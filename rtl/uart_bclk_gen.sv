==> flow/design.v <==
package uart_pkg;
    parameter logic [4:0] OS_16_BCLK_CNT = 16;
    parameter logic [3:0] DATA_MID_POINT = OS_16_BCLK_CNT / 2;
    typedef enum { TX_IDLE, TX_START, TX_SEND, TX_STOP }    tx_state_e;
    typedef enum { RX_IDLE, RX_START, RX_RECEIVE, RX_STOP } rx_state_e;
endpackage
module uart_bclk_gen
#(parameter CLK_FREQ_HZ = 100 * 10**6, BAUD_RATE = 9600)
(
    input  logic clk, rst,
    output logic bclk
);
    localparam logic [15:0] DIVISOR = CLK_FREQ_HZ / BAUD_RATE / 16;
    logic [15:0] cnt;
    logic [15:0] cnt_next;
    always_ff @(posedge clk, posedge rst)
    begin
        if (rst)
            cnt <= DIVISOR;
        else
            cnt <= cnt_next;
    end
    always_comb
    begin
        cnt_next = (cnt == DIVISOR) ? 1 : cnt + 1;
        bclk = (cnt == 1);
    end
endmodule: uart_bclk_gen
-- Reports on uart_bclk_gen
Tool output for the design above, in the order of the flow.
Lines are those of the file above, counted from 1.
Operators carry their Yosys type and port widths (W data, S select, Z words).
Cell names lack the library's common part.
Not given: n/a
- top module: uart_bclk_gen
- clock port: clk
- standard-cell library: sky130hd
- timing corner: tt_025C_1v80

-- Word-level counts
Counts by Yosys on the flattened word-level netlist (proc, flatten, opt, wreduce; memories kept). Register bits leave out memories and registers merged into their read ports (data or address); mux counts leave out enables and synchronous resets folded into registers. Print and check cells are left out. Cells with the same type and inputs are merged into one.
- bits in registers: 16
- input port bits: 2
- cells after elaboration: 5
- $add $sub $neg: 1
- noted eq/ne operators: 2
- noted muxes and demuxes: 1
- operators by type and width (cell ; number):
    $add A16 B1 Y16 const B ; 1
    $eq A16 B1 Y1 const B ; 1
    $eq A16 B10 Y1 const B ; 1
    $mux W16 ; 1

-- Logic depth
Longest topological path by Yosys (ltp), each cell counted once; first at word level (registers and memories cut), then after technology mapping (sequential cells cut; the memories' decode and read muxes count).
- noted word-level depth: 2
- ABC_AREA: 0
- depth in mapped cells: 4

-- After synthesis
Source: synth_stat.txt of the flow (Yosys; design flattened, memories mapped). It holds for the ABC_AREA given above (unset counts as 0); a run with the other value may have another netlist.
- standard cells after synthesis: 76
- synthesis area at 0.000827 mm²
- noted sequential part of the area: 0.0004066 mm²
- noted flip-flop cells: 16
- cells by type (cell ; number ; total area (µm²)):
    dfrtp_1 ; 11 ; 275.264
    dfstp_2 ; 5 ; 131.376
    xnor2_1 ; 8 ; 70.067
    xor2_1 ; 4 ; 35.034
    nand4_1 ; 5 ; 31.28
    nor4_1 ; 5 ; 31.28
    nand3_1 ; 6 ; 30.029
    ha_1 ; 2 ; 25.024
    buf_6 ; 2 ; 22.522
    or4_4 ; 2 ; 22.522
    nor4_4 ; 1 ; 21.27
    inv_1 ; 5 ; 18.768
    nor2_1 ; 4 ; 15.014
    nand4_2 ; 1 ; 12.512
    or3_1 ; 2 ; 12.512
    nand2_1 ; 3 ; 11.261
    a21oi_1 ; 2 ; 10.01
    nor3_1 ; 2 ; 10.01
Not listed: further types 6, cells in them 6.

-- Worst setup path after synthesis
OpenSTA on the mapped netlist: ideal clock, no wires. The path of least setup slack (recovery checks aside). Input and output delay are each 20% of the period. Register names are those of the netlist, which keeps one name where synthesis merged equal registers.
- path kind: register -> output
- start point: register cnt[14]
- end point: output bclk
- noted clock period: 1.68 ns
- output delay at 0.336 ns
- noted launch time at the first pin: 0.000 ns
- arrival time at 1.388 ns
- noted required time: 1.344 ns
- path slack: -0.044 ns
- noted path delay: 1.388 ns
- driving pins on the path: 3
- noted path buffers: 0
- synthesis period reached: 1.724 ns
"path delay" = arrival - input delay + setup time.
A path that ends at an output port has no setup time.
"driving pins on the path" counts driving pins, that of a launching flip-flop among them; a cell with two outputs on the path counts twice.
"synthesis period reached" = period - worst setup slack (recovery checks aside). The figure is calculated, with input and output delays left at 20% of the set period.
The rows between start and end are the longest chain of elaborated cells between them; the timing report does not say that the signal goes this way. Where chains are equally long, one stands for them.
A line is the first line of the expression or statement that the cell stems from. Yosys adds cells for indexed reads and writes and turns some case tables into memories.
- cell sequence: dfrtp_1 > or4_4 > nor4_1
- length of the longest elaborated chain: 1
- noted elaborated cells on any way between the ends: 1
- RTL lines with such cells: 1
- RTL lines, path post-synthesis (element ; line ; RTL):
    from (decl) ; 14 ; logic [15:0] cnt;
    from (assign) ; 19 ; cnt <= DIVISOR;
    from (assign) ; 21 ; cnt <= cnt_next;
    $eq A16 B1 Y1 ; 26 ; bclk = (cnt == 1);
    to (decl) ; 11 ; output logic bclk

-- Timing after layout
From the final timing report of run 1: the path of least setup slack in the routed layout; clock arrival at registers is part of the times.
- path kind: register -> output
- start point: register cnt[14]
- end point: output bclk
- noted clock period: 2.98 ns
- output delay at 0.60 ns
- noted launch time at the first pin: 0.25 ns
- arrival time at 2.22 ns
- noted required time: 2.38 ns
- path slack: 0.16 ns
- driving pins on the path: 4
- noted path buffers: 1
The rows between start and end are the longest chain of elaborated cells between them; the timing report does not say that the signal goes this way. Where chains are equally long, one stands for them.
- cell sequence: dfrtp_1 > or4_4 > nor4_1 > clkdlybuf4s50_1
- length of the longest elaborated chain: 1
- noted elaborated cells on any way between the ends: 1
- RTL lines with such cells: 1
- RTL lines, path after layout (element ; line ; RTL):
    from (decl) ; 14 ; logic [15:0] cnt;
    from (assign) ; 19 ; cnt <= DIVISOR;
    from (assign) ; 21 ; cnt <= cnt_next;
    $eq A16 B1 Y1 ; 26 ; bclk = (cnt == 1);
    to (decl) ; 11 ; output logic bclk

Record of 2 stored runs of the RTL-to-layout flow on uart_bclk_gen, platform sky130hd. The runs are unordered. Constraints: input delay and output delay 20% of the set period each, output load 0.01 pF.
"clock period reached" = clock period - worst setup slack. The figure is calculated, with input and output delays left at 20% of the set period.
By "allowed time less slack (worst setup path)" is meant the share of the clock period that the worst setup path is allowed (20% is reserved at inputs, 20% at outputs), minus its slack. Clock arrival times at its registers enter into it.
"power consumption": no workload was simulated; the value follows from the tool's default switching activity.

Run 1
Settings were period_ns = 2.98; CORE_UTILIZATION = 16; PLACE_DENSITY_LB_ADDON = 0.25; CORE_MARGIN = 7; CELL_PAD_IN_SITES_DETAIL_PLACEMENT = 0; TNS_END_PERCENT = 60; GPL_TIMING_DRIVEN = 0; GPL_ROUTABILITY_DRIVEN = 1; MIN_ROUTING_LAYER = met1; CAP_MARGIN = 20; SLEW_MARGIN = 20
- power consumption at 415.2 µW
- clock period reached at 2.820 ns
- noted the synthesis area: 0.000827 mm²
- allowed time less slack (worst setup path) at 2.22 ns
- worst setup path kind: register -> output
- sum of negative setup slack: 0.000 ns
- utilization after layout: 19.6%
- overall die area at 0.0073779 mm²
- setup slack of the worst path: 0.160 ns

Run 2
Settings were period_ns = 1.5; CAP_MARGIN = 20; CORE_MARGIN = 2; CORE_UTILIZATION = 40; SLEW_MARGIN = 20
- power consumption at 677.4 µW
- clock period reached at 1.939 ns
- noted the synthesis area: 0.000827 mm²
- allowed time less slack (worst setup path) at 1.64 ns
- worst setup path kind: register -> output
- sum of negative setup slack: -1.456 ns
- utilization after layout: 65.1%
- overall die area at 0.0024473 mm²
- setup slack of the worst path: -0.439 ns
